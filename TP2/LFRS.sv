==> flow/design.v <==
module LFSR(clock,clear,out);
    input clock, clear;
  	output out;
    reg [18:1] memory;
    initial memory = 18'd1; 
    assign out = memory[18];
    reg retro;
    always @(posedge clock) begin
        if(clear == 1) memory = 18'd1;
        retro        = memory[11] ^ memory[18];
        memory[18]  <= memory[17];
        memory[17]  <= memory[16];
        memory[16]  <= memory[15];
        memory[15]  <= memory[14];
        memory[14]  <= memory[13];
        memory[13]  <= memory[12];
        memory[12]  <= memory[11];
        memory[11]  <= memory[10];
        memory[10]  <= memory[9];
        memory[9]   <= memory[8];
        memory[8]   <= memory[7];
        memory[7]   <= memory[6];
        memory[6]   <= memory[5];
        memory[5]   <= memory[4];
        memory[4]   <= memory[3];
        memory[3]   <= memory[2];
        memory[2]   <= memory[1];
        memory[1]   <= retro;
    end
endmodule
### Reports on LFSR

Tool output for the design above, in the order of the flow.
Line numbers count from 1 in the design file above.
Not given: -

| design | value |
|---|---|
| top module | LFSR |
| clock port | clock |
| cell library | sky130hd |
| library corner | tt_025C_1v80 |

### After elaboration

Yosys after proc, flatten, opt, wreduce and memory -nomap, before mapping. Memory bits, and registers merged into a memory's read port (data or address), are not among the register bits. Print and check cells are not counted. Equal cells are merged and count once.

| bit counts | value |
|---|---|
| bits in registers | 18 |
| latch bits | 0 |
| RAM bits | 0 |
| bits in read-only memories | 0 |
| word width x clocked read ports | 0 |
| memory cells | 0 |
| input port bits | 2 |
| output and inout bits | 1 |
| word-level cells | 4 |

| cells by class | value |
|---|---|
| add/subtract/negate cells | 0 |
| multipliers | 0 |
| div/mod/pow operators | 0 |
| order comparisons | 0 |
| eq/ne operators | 0 |
| shifts and indexed selects | 0 |
| muxes and demuxes | 1 |
| bitwise operators | 1 |
| reductions and logical operators | 0 |

Operators by type and width:

| cell | number |
|---|---|
| 18-bit 2-to-1 mux | 1 |
| 1-bit bitwise XOR | 1 |

### Depth

Yosys ltp: most cells in a row. Word level: on the elaborated netlist, between registers, memories and ports. Mapped: between sequential cells and ports; inverters and the memories' decode and read muxes count.

| logic depth | value |
|---|---|
| word-level depth | 2 |
| ABC_AREA | 0 |
| depth in mapped cells | 2 |
| mapped depth without buffers | 2 |

### Mapped cells and area

The flow's flattened synthesis, as Yosys stat reports it; memories are mapped. The netlist is that of the ABC_AREA named above (0 if unset); the other value can give another one.

Cells by type:

| cell type | number | total area (µm²) |
|---|---|---|
| sky130_fd_sc_hd__dfxtp_1 | 18 | 360.346 |
| sky130_fd_sc_hd__nor2b_1 | 10 | 62.56 |
| sky130_fd_sc_hd__and2b_1 | 6 | 45.043 |
| sky130_fd_sc_hd__buf_6 | 1 | 11.261 |
| sky130_fd_sc_hd__xnor2_1 | 1 | 8.758 |
| sky130_fd_sc_hd__or2_1 | 1 | 6.256 |
| sky130_fd_sc_hd__nor2_1 | 1 | 3.754 |

| mapped netlist | value |
|---|---|
| cell count | 38 |
| chip area (Yosys) | 498.0 µm² |
| sequential area | 360.3 µm² |
| mapped flip-flops | 18 |
| buffers | 1 |

### Worst setup path after synthesis

Source: OpenSTA report_checks on the synthesized netlist (no wires, ideal clock, input and output delay 20% of the period each), path of least setup slack; recovery checks are left aside. Register names are those of the netlist, which keeps one name where synthesis merged equal registers.

| timing post-synthesis | value |
|---|---|
| path type | register to register |
| start | register memory[18] |
| end | register memory[1] |
| clock period | 0.708 ns |
| setup time | 0.115 ns |
| launch time at the first pin | 0.000 ns |
| data arrival time | 0.534 ns |
| data required time | 0.593 ns |
| setup slack | 0.059 ns |
| path delay | 0.649 ns |
| driving pins on the path | 3 |
| path buffers | 0 |
| synthesis period reached | 0.649 ns |

"path delay" = arrival - input delay + setup time.
"driving pins on the path" counts driving pins, that of a launching flip-flop among them; a cell with two outputs on the path counts twice.
"synthesis period reached" = period - worst setup slack (recovery checks aside). The figure is calculated, with input and output delays left at 20% of the set period.
Between the ends stands the longest chain of elaborated cells between them, by number of cells; it is not shown to be the way that was timed. Of several equally long chains one is given.
A line is the first line of the expression or statement that the cell stems from. Yosys adds cells for indexed reads and writes and turns some case tables into memories.

| between the ends, post-synthesis | value |
|---|---|
| cells stage by stage | sky130_fd_sc_hd__dfxtp_1 > sky130_fd_sc_hd__xnor2_1 > sky130_fd_sc_hd__nor2_1 |
| length of the longest elaborated chain | 2 |
| elaborated cells on any way between the ends | 2 |
| source lines of those cells | 2 |
| classes of those cells | 1 x mux; 1 x logic |

Ends and longest elaborated chain, post-synthesis:

| item | line | RTL |
|---|---|---|
| from (decl) | 4 | `reg [18:1] memory;` |
| from (assign) | 9 | `if(clear == 1) memory = 18'd1;` |
| from (assign) | 11 | `memory[18]  <= memory[17];` |
| 18-bit 2-to-1 mux | 9 |  |
| 1-bit bitwise XOR | 10 | `retro        = memory[11] ^ memory[18];` |
| to (assign) | 9 |  |
| to (assign) | 28 | `memory[1]   <= retro;` |
| to (decl) | 4 |  |

### Path in the finished layout

From the final timing report of flow run B: the path of least setup slack in the routed layout; clock arrival at registers is part of the times.

| timing after layout | value |
|---|---|
| path type | register to output |
| start | register memory[18] |
| end | output out |
| clock period | 0.714 ns |
| external output delay | 0.14 ns |
| launch time at the first pin | 0.28 ns |
| data arrival time | 0.73 ns |
| data required time | 0.57 ns |
| setup slack | -0.16 ns |
| driving pins on the path | 2 |
| path buffers | 1 |

| between the ends, after layout | value |
|---|---|
| cells stage by stage | sky130_fd_sc_hd__dfxtp_2 > sky130_fd_sc_hd__buf_6 |
| length of the longest elaborated chain | 0 |
| elaborated cells on any way between the ends | 0 |
| source lines of those cells | 0 |

Ends and longest elaborated chain, after layout:

| item | line | RTL |
|---|---|---|
| from (decl) | 4 | `reg [18:1] memory;` |
| from (assign) | 9 | `if(clear == 1) memory = 18'd1;` |
| from (assign) | 11 | `memory[18]  <= memory[17];` |
| to (decl) | 3 | `output out;` |

Ticket comment

Measured data: module LFSR, platform sky130hd, 2 stored runs of the flow under differing settings, order arbitrary. Input and output delays are each 20% of the period that was set; the output load is 0.01 pF.
"period reached" = clock period - worst setup slack. The figure is calculated, with input and output delays left at 20% of the set period.
"time on the worst setup path" = time allowed to the worst setup path (clock period - input delay - output delay, where it has them) - its slack; a late launch clock adds to it, a late capture clock takes from it.
"power consumption" is the tool's figure for a default switching activity; nothing was simulated.
Among the settings, -- means not set for that run.
Among the results, -- means that no value is shown for the run.

| run name | period_ns | CORE_UTILIZATION | SETUP_SLACK_MARGIN | PLACE_DENSITY_LB_ADDON | CELL_PAD_IN_SITES_GLOBAL_PLACEMENT | CELL_PAD_IN_SITES_DETAIL_PLACEMENT | GPL_ROUTABILITY_DRIVEN | CAP_MARGIN | SLEW_MARGIN | MAX_ROUTING_LAYER | CORE_MARGIN | period reached (ns) | utilization after layout | worst hold slack after layout (ns) | standard-cell area after layout (µm²) | synthesized cell area (µm²) | summed negative setup slack (ns) | worst setup slack after layout (ns) | overall die area (µm²) | power consumption (µW) | time on the worst setup path (ns) | worst setup path kind |
|---|---|---|---|---|---|---|---|---|---|---|---|---|---|---|---|---|---|---|---|---|---|---|
| flow run A | 0.406 | 56 | 0.05 | 0.16 | 3 | 2 | 1 | 20 | 10 | met5 | 2 | -- | -- | -- | -- | -- | -- | -- | -- | -- | -- | -- |
| flow run B | 0.714 | 22 | -- | -- | -- | -- | -- | 20 | 20 | -- | 2 | 0.872 | 0.29 | 0.352 | 629.4 | 498.0 | -0.272 | -0.158 | 2,660.0 | 1,659 | 0.73 | register to output |

Flow run A: stopped before the end: floorplanning reported PDN-0185
